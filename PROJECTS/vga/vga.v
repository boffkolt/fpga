==> flow/design.v <==
module vga_tst(clk, v_sync, h_sync, vga_r, vga_g, vga_b);
input clk;
reg [11:0]h_cnt;
output reg h_sync;
reg [10:0]v_cnt;
output reg v_sync;
reg h_en;
reg v_en;
output reg vga_r;
output reg vga_g;
output reg vga_b;
always @ (posedge clk) begin
    if ((h_cnt > 855) && (h_cnt < 976))
        h_sync <= 0;
    else
        h_sync <= 1;
    if ((v_cnt > 637) && (v_cnt < 643))
        v_sync <= 0;
    else 
        v_sync <= 1;
end
always @ (posedge clk) begin
    if(h_cnt > 1039) begin
        h_cnt <= 0;  
        if(v_cnt > 665) 
	    v_cnt <= 0;
	else
	    v_cnt <= v_cnt + 1'b1;
    end
    else
        h_cnt <= h_cnt + 1'b1;
end
always @ (posedge clk) begin	
    if(v_cnt < 599)
        v_en <= 1'b1;
    else
        v_en <= 1'b0;
    if(h_cnt < 799)
        h_en <= 1'b1;
    else
        h_en <= 1'b0;
end
always @ (posedge clk) begin			
        vga_r <= 1;
		vga_g <= 1;
        vga_b <= 1;
end
endmodule
* Reports on vga_tst
The steps from the RTL of vga_tst to its reports follow in flow order. Line numbers count from 1 in the design file above. Operators: Yosys type, input widths -> output width; for muxes data width and select width s. Cell names lack the library's common part. The mark - stands for no value.
Set-up: design top vga_tst, clock input clk, library sky130hd, library corner tt_025C_1v80

* After elaboration
Counts by Yosys on the flattened word-level netlist (proc, flatten, opt, wreduce; memories kept). Register bits leave out memories and registers merged into their read ports (data or address); mux counts leave out enables and synchronous resets folded into registers. Print and check cells are left out. Cells with the same type and inputs are merged into one.
Storage and ports: bits in registers 25, bits in latches 0, RAM bits 0, ROM bits 0, word width x clocked read ports 0, memory cells 0, output and inout bits 5, cells after elaboration 16
Operators by class: add/subtract/negate cells 2, multipliers 0, divide/modulo/power cells 0, $lt $le $gt $ge 6, equality and inequality tests 0, shift operators 0, multiplexer cells 2, bitwise logic cells 0, reductions and logical operators 2
Operators with widths (number):
- $gt 11x10->1 const B | 2
- $add 12x1->12 const B | 1
- $gt 12x10->1 const B | 1
- $lt 12x10->1 const B | 1
- $gt 12x11->1 const B | 1
- $add 11x1->11 const B | 1
- $lt 11x10->1 const B | 1
- $logic_and 1x1->1 | 2
- $mux 1 | 2

* Depth
Depth = most cells in a row (Yosys ltp): at word level without a register or memory, in the mapped netlist without a sequential cell, where the memories' decode and read muxes count.
Depth: word-level depth 3, ABC_AREA 0, depth in mapped cells 5, depth with buffers taken out 5

* Mapped cells and area
Source: synth_stat.txt of the flow (Yosys; design flattened, memories mapped). It holds for the ABC_AREA given above (unset counts as 0); a run with the other value may have another netlist.
Cell types:
- edfxtp_1 | number 11, total area 330.317 um^2
- dfxtp_1 | number 14, total area 280.269 um^2
- nor2_1 | number 27, total area 101.347 um^2
- xor2_1 | number 10, total area 87.584 um^2
- nand3_1 | number 11, total area 55.053 um^2
- xnor2_1 | number 6, total area 52.55 um^2
- ha_1 | number 3, total area 37.536 um^2
- buf_4 | number 3, total area 22.522 um^2
- a22oi_4 | number 1, total area 21.27 um^2
- and3_1 | number 3, total area 18.768 um^2
- nand2_1 | number 5, total area 18.768 um^2
- nand4_1 | number 3, total area 18.768 um^2
- a21oi_1 | number 3, total area 15.014 um^2
- and2_1 | number 2, total area 12.512 um^2
- and4bb_1 | number 1, total area 12.512 um^2
- a32o_1 | number 1, total area 10.01 um^2
- nor3_1 | number 2, total area 10.01 um^2
- o41ai_1 | number 1, total area 8.758 um^2
Not listed: further types 12, cells in them 14.
Synthesis totals: cell count 121, synthesis area 1192.4 um^2, sequential part of the area 610.6 um^2, flip-flops 25

* Path before layout
Path of least setup slack by OpenSTA after synthesis, without wires, with an ideal clock, recovery checks aside; 20% of the period is set as input and as output delay. Where synthesis merged equal registers, the netlist keeps one of their names.
Path post-synthesis: kind register to register, from reg v_cnt[9], to reg v_cnt[2], period 3550 ps, launch time at the first pin 0 ps, arrival time 1249 ps, required time 3286 ps, path slack 2038 ps, delay of the path 1513 ps, stages on the path 5, period reached after synthesis 1512 ps
"delay of the path" is the arrival time less input delay plus setup time. "stages on the path": output pins that drive a net of the path, with the launching flip-flop's if there is one; two outputs of one cell count as two. "period reached after synthesis" = period - worst setup slack (recovery checks aside). The figure is calculated, with input and output delays left at 20% of the set period. Between the ends stands the longest chain of elaborated cells between them, by number of cells; it is not shown to be the way that was timed. Of several equally long chains one is given. A line is the first line of the expression or statement that the cell stems from. Yosys adds cells for indexed reads and writes and turns some case tables into memories.
On the way, post-synthesis: path through edfxtp_1 > and4bb_1 > a32o_1 > a22oi_4 > nor2_1, cells in the longest elaborated chain 1, elaborated cells between the ends (all ways) 1, those cells by class 1 x compare
RTL lines, path post-synthesis:
- start, declared | line 5 | reg [10:0]v_cnt;
- start, assigned | line 26 | v_cnt <= 0;
- start, assigned | line 28 | v_cnt <= v_cnt + 1'b1;
- $gt 11x10->1 | line 25 | if(v_cnt > 665)
- end, assigned | line 26
- end, assigned | line 28
- end, declared | line 5

* Worst path after layout
Path of least setup slack in the final report of run 1 (OpenROAD, finished layout, wires in). Where an end is a register, its clock arrival counts in the times. The path's times are printed in steps of 10 ps; the period is the one set.
Path post-layout: kind register to register, from reg v_cnt[3], to reg v_cnt[7], period 1730 ps, launch time at the first pin 310 ps, arrival time 1620 ps, required time 1800 ps, path slack 180 ps, stages on the path 7
Between the ends stands the longest chain of elaborated cells between them, by number of cells; it is not shown to be the way that was timed. Of several equally long chains one is given.
On the way, post-layout: path through edfxtp_1 > buf_4 > buf_4 > and3_1 > nand4_1 > xor2_1 > nor2_2, cells in the longest elaborated chain 1, elaborated cells between the ends (all ways) 2, those cells by class 1 x add/sub; 1 x compare
RTL lines, path post-layout:
- start, declared | line 5 | reg [10:0]v_cnt;
- start, assigned | line 26 | v_cnt <= 0;
- start, assigned | line 28 | v_cnt <= v_cnt + 1'b1;
- $add 11x1->11 | line 28
- end, assigned | line 26
- end, assigned | line 28
- end, declared | line 5

Ticket comment

Design vga_tst on sky130hd. What follows are 2 stored runs of the flow, each under its own settings; their order means nothing. The constraints put input and output delay at 20% of the set period each and load the outputs with 0.01 pF.
"reached clock period" means the clock period less the worst setup slack. The figure is calculated, with input and output delays left at 20% of the set period.
"worst path time": the worst setup path's part of the clock period (all of it between registers, 20% less for each end at a port) less its slack. A launch clock that arrives late makes it longer, a capture clock that arrives late makes it shorter.
"total design power": no workload was simulated; the value follows from the tool's default switching activity.
"worst path time" is given in steps of 10 ps.

* Run 1 | settings: period_ns 1.73; SETUP_SLACK_MARGIN 0.17; CAP_MARGIN 20; CORE_MARGIN 2; CORE_UTILIZATION 40; SLEW_MARGIN 20 | results: standard-cell area after layout 1405.1 um^2; total design power 0.001058 W; worst path time 1550 ps; worst setup path kind register to register; worst hold slack after layout 454 ps; setup slack of the critical path 184 ps; summed negative setup slack 0 ps; die area 3434.0 um^2; Yosys chip area after synthesis 1192.4 um^2; final utilization 0.501; reached clock period 1546 ps
* Run 2 | settings: period_ns 1.27; CORE_UTILIZATION 51; SETUP_SLACK_MARGIN 0.21; PLACE_DENSITY_LB_ADDON 0.04; CORE_MARGIN 6; ABC_AREA 0; CAP_MARGIN 40; MIN_ROUTING_LAYER met1; SLEW_MARGIN 20 | results: standard-cell area after layout 1616.5 um^2; total design power 0.001493 W; worst path time 1550 ps; worst setup path kind register to register; worst hold slack after layout 470 ps; setup slack of the critical path -282 ps; summed negative setup slack -4272 ps; die area 3642.7 um^2; Yosys chip area after synthesis 1192.4 um^2; final utilization 0.776; reached clock period 1552 ps
